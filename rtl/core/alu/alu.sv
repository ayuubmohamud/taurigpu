==> flow/design.v <==
module alu (
    input   wire logic                  core_clock_i,  
    input   wire logic                  flush_i,  
    input   wire logic [31:0]           a,  
    input   wire logic [31:0]           b,  
    input   wire logic [6:0]            opc,  
    input   wire logic [4:0]            dest_i,  
    input   wire logic                  bank_i,  
    input   wire logic                  valid_i,  
    output       logic                  wb_reg_wen_o,  
    output       logic [31:0]           wb_result_o,  
    output       logic [4:0]            wb_dest_o,  
    output       logic                  wb_bank_o,  
    output       logic                  wb_valid_o,  
    output       logic                  wb_branch_exec_o,  
    output       logic                  wb_branch_taken_o  
);
    initial wb_reg_wen_o = 0;
    initial wb_result_o = 0;
    initial wb_dest_o = 0;
    initial wb_bank_o = 0;
    initial wb_valid_o = 0;
    initial wb_branch_exec_o = 0;
    initial wb_branch_taken_o = 0;
    wire [31:0] xor_result = a^b;
    wire [31:0] and_result = a&b;
    wire [31:0] or_result =  a|b;
    wire [31:0] add_result = opc[0] ? a-b : a+b;
    wire [31:0] cond_result;
    wire [31:0] shift_result;
    wire [4:0] shamt;
    assign shamt = b[4:0];
    wire [31:0] shift_operand1;
    for (genvar i = 0; i < 32; i++) begin : bit_rev1
        assign shift_operand1[i] = !opc[0] ? a[31-i] : a[i];
    end
    wire [31:0] shift_stage1;
    assign shift_stage1[31] = opc[1] ? a[31] : 1'b0;
    assign shift_stage1[30:0] = shift_operand1[31:1]; 
    wire [31:0] shift_res_stage1;
    assign shift_res_stage1 = shamt[0] ? shift_stage1 : shift_operand1;
    wire [31:0] shift_stage2;
    assign shift_stage2[31:30] =  opc[1] ? {{2{a[31]}}} : 2'b00;
    assign shift_stage2[29:0] = shift_res_stage1[31:2]; 
    wire [31:0] shift_res_stage2;
    assign shift_res_stage2 = shamt[1] ? shift_stage2 : shift_res_stage1;
    wire [31:0] shift_stage3;
    assign shift_stage3[31:28] =  opc[1] ? {{4{a[31]}}} : 4'b00;
    assign shift_stage3[27:0] = shift_res_stage2[31:4]; 
    wire [31:0] shift_res_stage3;
    assign shift_res_stage3 = shamt[2] ? shift_stage3 : shift_res_stage2;
    wire [31:0] shift_stage4;
    assign shift_stage4[31:24] =  opc[1] ? {{8{a[31]}}} : 8'b00;
    assign shift_stage4[23:0] = shift_res_stage3[31:8]; 
    wire [31:0] shift_res_stage4;
    assign shift_res_stage4 = shamt[3] ? shift_stage4 : shift_res_stage3;
    wire [31:0] shift_stage5;
    assign shift_stage5[31:16] =  opc[1] ? {{16{a[31]}}} : 16'b00;
    assign shift_stage5[15:0] = shift_res_stage4[31:16]; 
    wire [31:0] shift_res_stage5;
    assign shift_res_stage5 = shamt[4] ? shift_stage5 : shift_res_stage4;
    for (genvar i = 0; i < 32; i++) begin : bit_rev2
        assign shift_result[i] = !opc[0] ? shift_res_stage5[31-i] : shift_res_stage5[i];
    end
    wire lt_31 = a[30:0]<b[30:0];
    wire eq_32 = a==b;
    wire lt = {a[31],b[31]}==2'b00 ? lt_31 : {a[31],b[31]}==2'b01 ? 1'b0 : {a[31],b[31]}==2'b10 ? 1'b1 : lt_31;
    wire eq = eq_32;
    wire ge = !(lt);
    wire ltu = {a[31],b[31]}==2'b00 ? lt_31 : {a[31],b[31]}==2'b01 ? 1'b1 : {a[31],b[31]}==2'b10 ? 1'b0 : lt_31;
    wire geu = !{ltu};
    wire max = opc[0] ? ge : geu;
    wire min = opc[0] ? lt : ltu;
    wire [31:0] max_result = max ? a : b;
    wire [31:0] min_result = min ? a : b;
    assign cond_result = opc[1] ? max_result : min_result;
    wire gpu_branch_taken = opc[2:1]==2'b00 ? max : opc[2:1]==2'b01 ? min : opc[2:1]==2'b10 ? eq : !eq;
    always_ff @(posedge core_clock_i) begin : registered_alu_logic
        wb_valid_o <= !flush_i&valid_i;
        wb_branch_exec_o <= opc[6]&valid_i;
        wb_branch_taken_o <= gpu_branch_taken&valid_i;
        wb_dest_o <= dest_i;
        wb_reg_wen_o <= valid_i&(dest_i!=0);
        wb_bank_o <= bank_i;
        case (opc[5:3])
            3'b000: begin
                wb_result_o <= xor_result;
            end
            3'b001: begin
                wb_result_o <= and_result;
            end
            3'b010: begin
                wb_result_o <= or_result;
            end
            3'b011: begin
                wb_result_o <= add_result;
            end
            3'b100: begin
                wb_result_o <= shift_result;
            end
            3'b101: begin
                wb_result_o <= cond_result;
            end
        endcase
    end
endmodule
* Tool chain data of alu
The steps from the RTL of alu to its reports follow in flow order. Lines are those of the file above, counted from 1. Operators carry their Yosys type and port widths (W data, S select, Z words). Library cell names are shortened. The mark - stands for no value.
Inputs: top module alu, clock port core_clock_i, cell library sky130hd, timing corner tt_025C_1v80

* Elaborated design
Counts by Yosys on the flattened word-level netlist (proc, flatten, opt, wreduce; memories kept). Register bits leave out memories and registers merged into their read ports (data or address). Print and check cells are left out. Cells with the same type and inputs are merged into one.
Bit counts: bits in registers 42, bits in latches 0, bits in writable memories 0, bits in read-only memories 0, clocked read ports x word width 0, memory cells 0, output and inout port bits 42, word-level cells 126
Cells by class: add/subtract/negate cells 2, multiply operators 0, divide/modulo/power cells 0, order comparisons 1, equal/unequal tests 10, shift-type cells 0, multiplexer cells 90, bitwise gates (word level) 7, reductions and logical operators 9
Operator list (number):
- $mux W32 | 9
- $pmux W32 S6 | 1
- $mux W1 | 76
- $add A32 B32 Y32 | 1
- $sub A32 B32 Y32 | 1
- $eq A32 B32 Y1 | 1
- $and A32 B32 Y32 | 1
- $or A32 B32 Y32 | 1
- $xor A32 B32 Y32 | 1
- $lt A31 B31 Y1 | 1
- $mux W16 | 1
- $mux W8 | 1
- $eq A3 B2 Y1 const B | 2
- $eq A3 B3 Y1 const B | 2
- $reduce_bool A6 Y1 | 1
- $reduce_bool A5 Y1 | 1
- $and A1 B1 Y1 | 4
- $logic_not A1 Y1 | 4
- $eq A2 B1 Y1 const B | 2
- $eq A2 B2 Y1 const B | 2
- $logic_not A2 Y1 | 2
- $mux W4 | 1
- $eq A3 B1 Y1 const B | 1
- $logic_not A3 Y1 | 1
- $mux W2 | 1

* Logic depth
Longest topological path by Yosys (ltp), each cell counted once; first at word level (registers and memories cut), then after technology mapping (sequential cells cut; the memories' decode and read muxes count).
Logic depth: word-level depth 9, ABC_AREA 0, depth in mapped cells 27

* After synthesis
Source: synth_stat.txt of the flow (Yosys; design flattened, memories mapped). It holds for the ABC_AREA given above (unset counts as 0); a run with the other value may have another netlist.
Synthesis totals: cells in the netlist 1244, synthesis area 9699.3 um^2, area of sequential cells 1161.1 um^2, flip-flops 42, buffer cells 89
Cell types:
- ha_1 | number 95, area in all 1188.64 um^2
- edfxtp_1 | number 32, area in all 960.922 um^2
- mux4_2 | number 38, area in all 855.821 um^2
- a21oi_1 | number 142, area in all 710.682 um^2
- mux2i_1 | number 52, area in all 520.499 um^2
- inv_1 | number 109, area in all 409.142 um^2
- o21ai_0 | number 78, area in all 390.374 um^2
- nor2_1 | number 90, area in all 337.824 um^2
- a21o_1 | number 40, area in all 300.288 um^2
- nand2_1 | number 76, area in all 285.274 um^2
- nand2b_1 | number 45, area in all 281.52 um^2
- mux2_2 | number 22, area in all 247.738 um^2
- clkbuf_1 | number 57, area in all 213.955 um^2
- a221o_1 | number 20, area in all 200.192 um^2
- dfxtp_1 | number 10, area in all 200.192 um^2
- a221oi_1 | number 22, area in all 192.685 um^2
- o21a_1 | number 20, area in all 150.144 um^2
- a211oi_1 | number 17, area in all 127.622 um^2
Other cell types: 65; their cells: 279.

* Timing after synthesis
Source: OpenSTA report_checks on the synthesized netlist (no wires, ideal clock, input and output delay 20% of the period each), path of least setup slack; recovery checks are left aside. Register names are those of the netlist, which keeps one name where synthesis merged equal registers.
Timing path post-synthesis: path type input port to flip-flop, start input b[4], end register wb_result_o[11], clock period 7.81 ns, input delay 1.562 ns, setup time 0.256 ns, time at the first pin 1.562 ns, data arrival time 6.363 ns, required time 7.554 ns, setup slack 1.190 ns, delay of the path 5.057 ns, stages on the path 24, buffers on the path 5, synthesis period reached 6.62 ns
"delay of the path" = arrival - input delay + setup time. "stages on the path" counts driving pins, that of a launching flip-flop among them; a cell with two outputs on the path counts twice. "synthesis period reached" is the clock period less the worst setup slack; recovery checks do not enter. This is arithmetic on one report: input and output delays are still those of the set period (20% each). Between the ends stands the longest chain of elaborated cells between them, by number of cells; it is not shown to be the way that was timed. Of several equally long chains one is given. A line is the first line of the expression or statement that the cell stems from. Yosys adds cells for indexed reads and writes and turns some case tables into memories. A register here has more assigning lines than the two given.
On the way, post-synthesis: cell sequence clkbuf_1 -> clkinv_1 -> buf_1 -> ha_1 -> buf_2 -> nor2b_1 -> nor3_1 -> nand2_1 -> o2111a_1 -> o21ai_0 -> a21oi_1 -> a21boi_0 -> o21bai_1 -> a21o_1 -> fa_1 -> a21oi_2 -> xor2_2 -> buf_6 -> buf_2 -> o21ai_0 -> a21o_1 -> a221oi_1 -> a31oi_1 -> o22a_1, cells in the longest elaborated chain 9, elaborated cells between the ends (all ways) 20, source lines of those cells 14, classes of those cells add/sub: 2; compare: 1; mux: 15; reduce/logical: 2
Ends and longest elaborated chain, post-synthesis:
- from (decl) | line 5 | input   wire logic [31:0]           b,
- $lt A31 B31 Y1 | line 65 | wire lt_31 = a[30:0]<b[30:0];
- $mux W1 (3 in a row) | line 70 | wire ltu = {a[31],b[31]}==2'b00 ? lt_31 : {a[31],b[31]}==2'b01 ? 1'b1 : {a[31],b[31]}==2'b10 ? 1'b0 : lt_31;
- $logic_not A1 Y1 | line 71 | wire geu = !{ltu};
- $mux W1 | line 72 | wire max = opc[0] ? ge : geu;
- $mux W32 | line 74 | wire [31:0] max_result = max ? a : b;
- $mux W32 | line 76 | assign cond_result = opc[1] ? max_result : min_result;
- $pmux W32 S6 | line 85 | case (opc[5:3])
- to (assign) | line 87 | wb_result_o <= xor_result;
- to (assign) | line 90 | wb_result_o <= and_result;
- to (decl) | line 11 | output       logic [31:0]           wb_result_o,

* Worst path after layout
Path of least setup slack in the final report of job 1 (OpenROAD, finished layout, wires in). Where an end is a register, its clock arrival counts in the times.
Timing path after layout: path type input port to flip-flop, start input a[5], end register wb_result_o[14], clock period 7.91 ns, input delay 1.58 ns, setup time 0.25 ns, time at the first pin 1.58 ns, data arrival time 7.20 ns, required time 7.97 ns, setup slack 0.77 ns, stages on the path 23, buffers on the path 2
Between the ends stands the longest chain of elaborated cells between them, by number of cells; it is not shown to be the way that was timed. Of several equally long chains one is given. A register here has more assigning lines than the two given.
On the way, after layout: cell sequence clkdlybuf4s50_1 -> inv_1 -> ha_1 -> nor4_1 -> or3_1 -> o22a_1 -> o2111a_1 -> o21ai_0 -> a21oi_1 -> a21boi_0 -> o21bai_1 -> a21oi_1 -> fa_1 -> nor2_1 -> a21oi_2 -> xor2_4 -> buf_12 -> mux2i_1 -> a21o_1 -> a221oi_1 -> o21ai_1 -> o21a_1 -> o22a_1, cells in the longest elaborated chain 9, elaborated cells between the ends (all ways) 25, source lines of those cells 19, classes of those cells add/sub: 2; compare: 1; mux: 20; reduce/logical: 2
Ends and longest elaborated chain, after layout:
- from (decl) | line 4 | input   wire logic [31:0]           a,
- $lt A31 B31 Y1 | line 65 | wire lt_31 = a[30:0]<b[30:0];
- $mux W1 (3 in a row) | line 70 | wire ltu = {a[31],b[31]}==2'b00 ? lt_31 : {a[31],b[31]}==2'b01 ? 1'b1 : {a[31],b[31]}==2'b10 ? 1'b0 : lt_31;
- $logic_not A1 Y1 | line 71 | wire geu = !{ltu};
- $mux W1 | line 72 | wire max = opc[0] ? ge : geu;
- $mux W32 | line 74 | wire [31:0] max_result = max ? a : b;
- $mux W32 | line 76 | assign cond_result = opc[1] ? max_result : min_result;
- $pmux W32 S6 | line 85 | case (opc[5:3])
- to (assign) | line 87 | wb_result_o <= xor_result;
- to (assign) | line 90 | wb_result_o <= and_result;
- to (decl) | line 11 | output       logic [31:0]           wb_result_o,

Appendix: measured runs

Top module alu; platform sky130hd; tools Yosys and OpenROAD; 2 stored runs in no particular order. Input and output delays are each 20% of the period that was set; the output load is 0.01 pF.
"reached clock period" is the run's clock period less its worst setup slack. It is reckoned from that one timing run; input and output delays stay at 20% of the period that was set.
"time on the worst setup path": the worst setup path's part of the clock period (all of it between registers, 20% less for each end at a port) less its slack. A launch clock that arrives late makes it longer, a capture clock that arrives late makes it shorter.
"overall power" is the tool's figure for a default switching activity; nothing was simulated.

* Job 1 | settings: period_ns 7.91; CORE_UTILIZATION 30; CAP_MARGIN 20; CORE_MARGIN 2; SLEW_MARGIN 20 | results: synthesis area 9,699.3 um^2; die outline area 33,786.1 um^2; standard-cell area after layout 11,487.3 um^2; utilization after routing 36.2 %; worst setup slack after layout 0.769 ns; total negative setup slack 0.000 ns; worst-case hold slack 1.729 ns; overall power 1,388 uW; reached clock period 7.141 ns; time on the worst setup path 5.56 ns; class of the worst setup path input port to flip-flop
* Job 2 | settings: period_ns 11.2; CORE_UTILIZATION 44; PLACE_DENSITY_LB_ADDON 0.07; CELL_PAD_IN_SITES_DETAIL_PLACEMENT 1; CTS_CLUSTER_DIAMETER 236; CAP_MARGIN 0; SLEW_MARGIN 30; CORE_MARGIN 2 | results: synthesis area 9,699.3 um^2; die outline area 23,247.1 um^2; standard-cell area after layout 11,175.7 um^2; utilization after routing 51.4 %; worst setup slack after layout 2.314 ns; total negative setup slack 0.000 ns; worst-case hold slack 2.383 ns; overall power 979.2 uW; reached clock period 8.886 ns; time on the worst setup path 6.65 ns; class of the worst setup path input port to flip-flop
