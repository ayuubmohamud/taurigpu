==> flow/design.v <==
module z_buffer #(
    parameter Z_SIZE = 8,
    parameter X_RES = 4,
    parameter Y_RES = 4,
    parameter X_PIXEL_SIZE = $clog2(X_RES),
    parameter Y_PIXEL_SIZE = $clog2(Y_RES),
    parameter ADDR_SIZE = 32
)(
    input logic clk_i,
    input logic rst_i,
    input logic start_i,
    input logic flush_i,
    input logic [X_PIXEL_SIZE-1:0] pixel_x_i,
    input logic [Y_PIXEL_SIZE-1:0] pixel_y_i,
    input logic [Z_SIZE-1:0] pixel_z_i,
    input logic [2:0] z_depth_func_i,
    input logic [ADDR_SIZE-1:0] buffer_base_address_i,
    output logic buf_r_w,
    output logic [Z_SIZE-1:0] buf_data_w,
    input logic [Z_SIZE-1:0] buf_data_r,
    output logic [ADDR_SIZE-1:0] buf_addr,
    input logic data_r_valid,
    output logic data_r_ready,
    output logic data_w_valid,
    input logic data_w_ready,
    output logic flush_done_o,
    output logic depth_pass_o,
    output logic done_o
);
    logic need_update;
    logic update_complete;
    logic [$clog2(Y_RES*X_RES)-1:0] offset;
    logic [ADDR_SIZE-1:0] addr;
    logic depth_comparison_result;
    logic [$clog2(X_RES * Y_RES):0] flush_counter;
    assign offset = pixel_y_i * X_RES + pixel_x_i;
    assign addr = buffer_base_address_i + offset;
    typedef enum logic [2:0] {
        GL_NEVER = 3'b000,
        GL_LESS = 3'b001,
        GL_LEQUAL = 3'b010,
        GL_GREATER = 3'b011,
        GL_GEQUAL = 3'b100,
        GL_EQUAL = 3'b101,
        GL_NOTEQUAL = 3'b110,
        GL_ALWAYS = 3'b111
    } z_func_t;
    typedef enum logic [2:0] {
        IDLE,
        READ,
        WRITE,
        RENDER_DONE,
        FLUSH,
        DONE
    } state_t;
    state_t curr_state, next_state;
    always_comb begin
        next_state = curr_state;
        case (curr_state)
            IDLE: next_state = start_i ? (flush_i ? FLUSH : READ) : IDLE;
            READ: begin
                if (data_r_valid && data_r_ready) begin
                    next_state = depth_comparison_result ? WRITE : RENDER_DONE;
                end else begin
                    next_state = READ;   
                end
            end
            WRITE: begin
                if (data_w_valid && data_w_ready) begin
                    next_state = RENDER_DONE;
                end else begin
                    next_state = WRITE;   
                end
            end
            RENDER_DONE: next_state = DONE;
            FLUSH: next_state = flush_done_o ? DONE : FLUSH;
            DONE: next_state = IDLE;
        endcase
    end
    always_comb begin
        case (z_depth_func_i)
            GL_NEVER: depth_comparison_result = 1'b0;
            GL_LESS: depth_comparison_result = (pixel_z_i < buf_data_r);
            GL_LEQUAL: depth_comparison_result = (pixel_z_i <= buf_data_r);
            GL_GREATER: depth_comparison_result = (pixel_z_i > buf_data_r);
            GL_GEQUAL: depth_comparison_result = (pixel_z_i >= buf_data_r);
            GL_EQUAL: depth_comparison_result = (pixel_z_i == buf_data_r);
            GL_NOTEQUAL: depth_comparison_result = (pixel_z_i != buf_data_r);
            GL_ALWAYS: depth_comparison_result = 1'b1;
            default: depth_comparison_result = (pixel_z_i < buf_data_r);
        endcase
    end
    always_ff @(posedge clk_i) begin
        if (rst_i) begin
            curr_state <= IDLE;
            buf_r_w <= 1'b1;
            buf_data_w <= '0;
            buf_addr <= '0;
            data_r_ready <= 1'b0;
            data_w_valid <= 1'b0;
            depth_pass_o <= 1'b0;
            done_o <= 1'b0;
            flush_done_o <= 1'b0;
            need_update <= 1'b0;
            update_complete <= 1'b0;
            flush_counter <= 0;
        end else begin
            curr_state <= next_state;
            case (curr_state)
                IDLE: begin
                    flush_done_o <= 1'b0;
                    update_complete <= 1'b0;
                    done_o <= 1'b0;
                    buf_r_w <= 1'b1;
                    data_r_ready <= 1'b0;
                    data_w_valid <= 1'b0;
                    flush_counter <= 0;   
                end
                READ: begin
                    buf_r_w <= 1'b1;
                    buf_addr <= addr;
                    data_w_valid <= 1'b0;
                    data_r_ready <= (next_state == READ);
                    if (data_r_valid && data_r_ready) begin
                        depth_pass_o <= depth_comparison_result;
                        need_update <= depth_comparison_result;
                    end
                end
                WRITE: begin
                    if (!data_w_valid) begin
                        buf_r_w <= 1'b0;
                        buf_data_w <= pixel_z_i;
                        buf_addr <= addr;
                        data_w_valid <= 1'b1;
                    end
                    else if (data_w_ready) begin
                        need_update <= 1'b0;
                        data_w_valid <= 1'b0;
                    end
                end
                RENDER_DONE: begin
                    update_complete <= 1'b1;
                    data_w_valid <= 1'b0;
                    data_r_ready <= 1'b0;
                end
                FLUSH: begin
                    if (flush_counter == 0) begin
                        buf_r_w <= 1'b0;   
                        buf_data_w <= {Z_SIZE{1'b1}};   
                        buf_addr <= buffer_base_address_i + flush_counter;   
                        data_w_valid <= 1'b1;   
                        if (data_w_ready && data_w_valid) begin
                            flush_counter <= flush_counter + 1;
                        end
                    end
                    else if (flush_counter < (X_RES * Y_RES)) begin
                        if (data_w_ready) begin
                            buf_addr <= buffer_base_address_i + flush_counter;   
                            data_w_valid <= 1'b1;   
                            flush_counter <= flush_counter + 1;   
                        end
                    end
                    else begin
                        flush_done_o <= 1'b1;   
                        flush_counter <= 0;   
                        data_w_valid <= 1'b0;   
                    end
                end
                DONE: begin
                    done_o <= 1'b1;
                    data_w_valid <= 1'b0;
                    data_r_ready <= 1'b0;
                end
            endcase
        end
    end
endmodule
* From RTL to reports: z_buffer *
Tool output for the design above, in the order of the flow.
Lines are those of the file above, counted from 1.
Operators: Yosys type, input widths -> output width; for muxes data width and select width s.
Library cell names are shortened.
Not given: --

set-up
  design top = z_buffer
  clock = clk_i
  cell library = sky130hd
  timing corner = tt_025C_1v80

* Word level *
Source: Yosys, flattened and elaborated, memories not mapped. Widths are those after wreduce. Registers that Yosys merges into a memory's read port (data or address) are not register bits. Print and check cells do not count. Equal cells are merged and count once.

operators by class
  $add $sub $neg = 4
  multiply operators = 0
  div/mod/pow operators = 0
  magnitude comparators = 5
  equal/unequal tests = 23
  shift-type cells = 0
  muxes and demuxes = 35
  bitwise logic cells = 0
  reduce/logical cells = 22

operators by type and width
  operator            count
  $mux 32             4
  $pmux 32 s3         1
  $add 32x4->32       1
  $add 32x5->32       1
  $mux 5              4
  $eq 3x3->1 const B  6
  $pmux 3 s6          1
  $pmux 8 s2          1
  $mux 8              2
  $eq 3x2->1 const B  4
  $reduce_and 3->1    4
  $mux 1              12
  $pmux 5 s2          1
  $eq 3x1->1 const B  3
  $ne 3x3->1 const B  3
  $reduce_bool 3->1   3
  $ne 2x2->1 const B  4
  $reduce_bool 2->1   4
  $ge 8x8->1          1
  $gt 8x8->1          1
  $le 8x8->1          1
  $lt 8x8->1          1
  $eq 8x8->1          1
  $ne 8x8->1          1
  $pmux 1 s8          1
  $logic_not 3->1     2
  $pmux 1 s3          2
  $mux 3              2

Other operator kinds: 13; their cells: 17.

word-level totals
  register bits = 54
  bits in latches = 0
  bits in writable memories = 0
  ROM bits = 0
  clocked read ports x word width = 0
  memories kept = 0
  bits of input ports = 61

* Depth *
Yosys ltp: most cells in a row. Word level: on the elaborated netlist, between registers, memories and ports. Mapped: between sequential cells and ports; inverters and the memories' decode and read muxes count.

depth
  depth in word-level cells = 7
  ABC_AREA = 0
  gate-level depth with buffers = 13

* Netlist *
Yosys stat after the flow's synthesis: flattened, memories mapped to cells. It holds for the ABC_AREA given above (unset counts as 0); a run with the other value may have another netlist.

synthesis totals
  cell count = 418
  chip area (Yosys) = 3324.4 µm²
  area of sequential cells = 1141.1 µm²
  mapped flip-flops = 57
  buffer cells = 25

cells by type
  cell type  count
  dfxtp_1    57
  nor2_1     70
  a211oi_1   27
  ha_1       16
  a21oi_1    22
  nand2_1    28
  xor2_1     11
  and3_1     15
  o21ai_0    16
  inv_1      21
  nor4_1     11
  o211ai_1   8
  a311oi_1   6
  and4_1     6
  clkbuf_1   14
  xnor2_1    6
  o2111ai_1  5
  buf_2      8

Other cell types: 36; their cells: 71.

* Worst setup path after synthesis *
Source: OpenSTA report_checks on the synthesized netlist (no wires, ideal clock, input and output delay 20% of the period each), path of least setup slack; recovery checks are left aside. Register names are those of the netlist, which keeps one name where synthesis merged equal registers.

timing after synthesis
  path kind = reg2reg
  from = register curr_state
  to = register buf_addr[22]
  clock period = 5.13 ns
  setup time = 0.086 ns
  time at the first pin = 0.000 ns
  arrival time = 3.034 ns
  data required time = 5.044 ns
  setup slack = 2.011 ns
  delay of the path = 3.120 ns
  stages on the path = 14
  synthesis period reached = 3.119 ns

"delay of the path" = arrival - input delay + setup time.
"stages on the path" counts driving pins, that of a launching flip-flop among them; a cell with two outputs on the path counts twice.
"synthesis period reached" = period - worst setup slack (recovery checks aside). The figure is calculated, with input and output delays left at 20% of the set period.
Where an end lacks its bit number, it is one bit of the signal, or one of the new flip-flops if synthesis recoded a state register.
At most two assigning lines are given for a register; there are more.

between the ends, after synthesis
  cell sequence = dfxtp_1 > buf_1 > clkbuf_1 > mux2_2 > ha_1 > inv_1 > fa_1 > nor2b_1 > o21ai_0 > a21boi_0 > clkbuf_1 > o2111ai_1 > xor2_1 > a211oi_1

ends and longest elaborated chain, after synthesis
  element        line  source
  from (decl)    56    state_t curr_state, next_state;
  from (assign)  95    curr_state <= IDLE;
  from (assign)  108   curr_state <= next_state;
  to (assign)    121   buf_addr <= addr;
  to (assign)    133   buf_addr <= addr;
  to (decl)      21    output logic [ADDR_SIZE-1:0] buf_addr,

Chain of elaborated cells between the ends: none given.

==> results <==
z_buffer on sky130hd: 2 stored runs with different settings, listed in no order. Input and output delays are each 20% of the period that was set; the output load is 0.01 pF.

settings of record 1
{
  "period_ns": 4.66,
  "CORE_UTILIZATION": 71,
  "SETUP_SLACK_MARGIN": 0.25,
  "PLACE_DENSITY_LB_ADDON": 0.27,
  "CORE_ASPECT_RATIO": 1.98,
  "CORE_MARGIN": 4,
  "CELL_PAD_IN_SITES_DETAIL_PLACEMENT": 0,
  "TNS_END_PERCENT": 95,
  "ABC_AREA": 0,
  "GPL_ROUTABILITY_DRIVEN": 0,
  "CTS_CLUSTER_SIZE": 46,
  "CTS_CLUSTER_DIAMETER": 140,
  "SLEW_MARGIN": 20,
  "MIN_ROUTING_LAYER": "met2",
  "MAX_ROUTING_LAYER": "met5",
  "CAP_MARGIN": 20
}
report of record 1: did not finish, place, FLW-0024

settings of record 2
{
  "period_ns": 1.91,
  "CORE_UTILIZATION": 67,
  "SETUP_SLACK_MARGIN": 0.06,
  "PLACE_DENSITY_LB_ADDON": 0.0,
  "HOLD_SLACK_MARGIN": 0.06,
  "CORE_MARGIN": 5,
  "CELL_PAD_IN_SITES_DETAIL_PLACEMENT": 0,
  "CTS_CLUSTER_DIAMETER": 241,
  "SLEW_MARGIN": 5,
  "CAP_MARGIN": 20
}
report of record 2: did not finish, place, FLW-0024
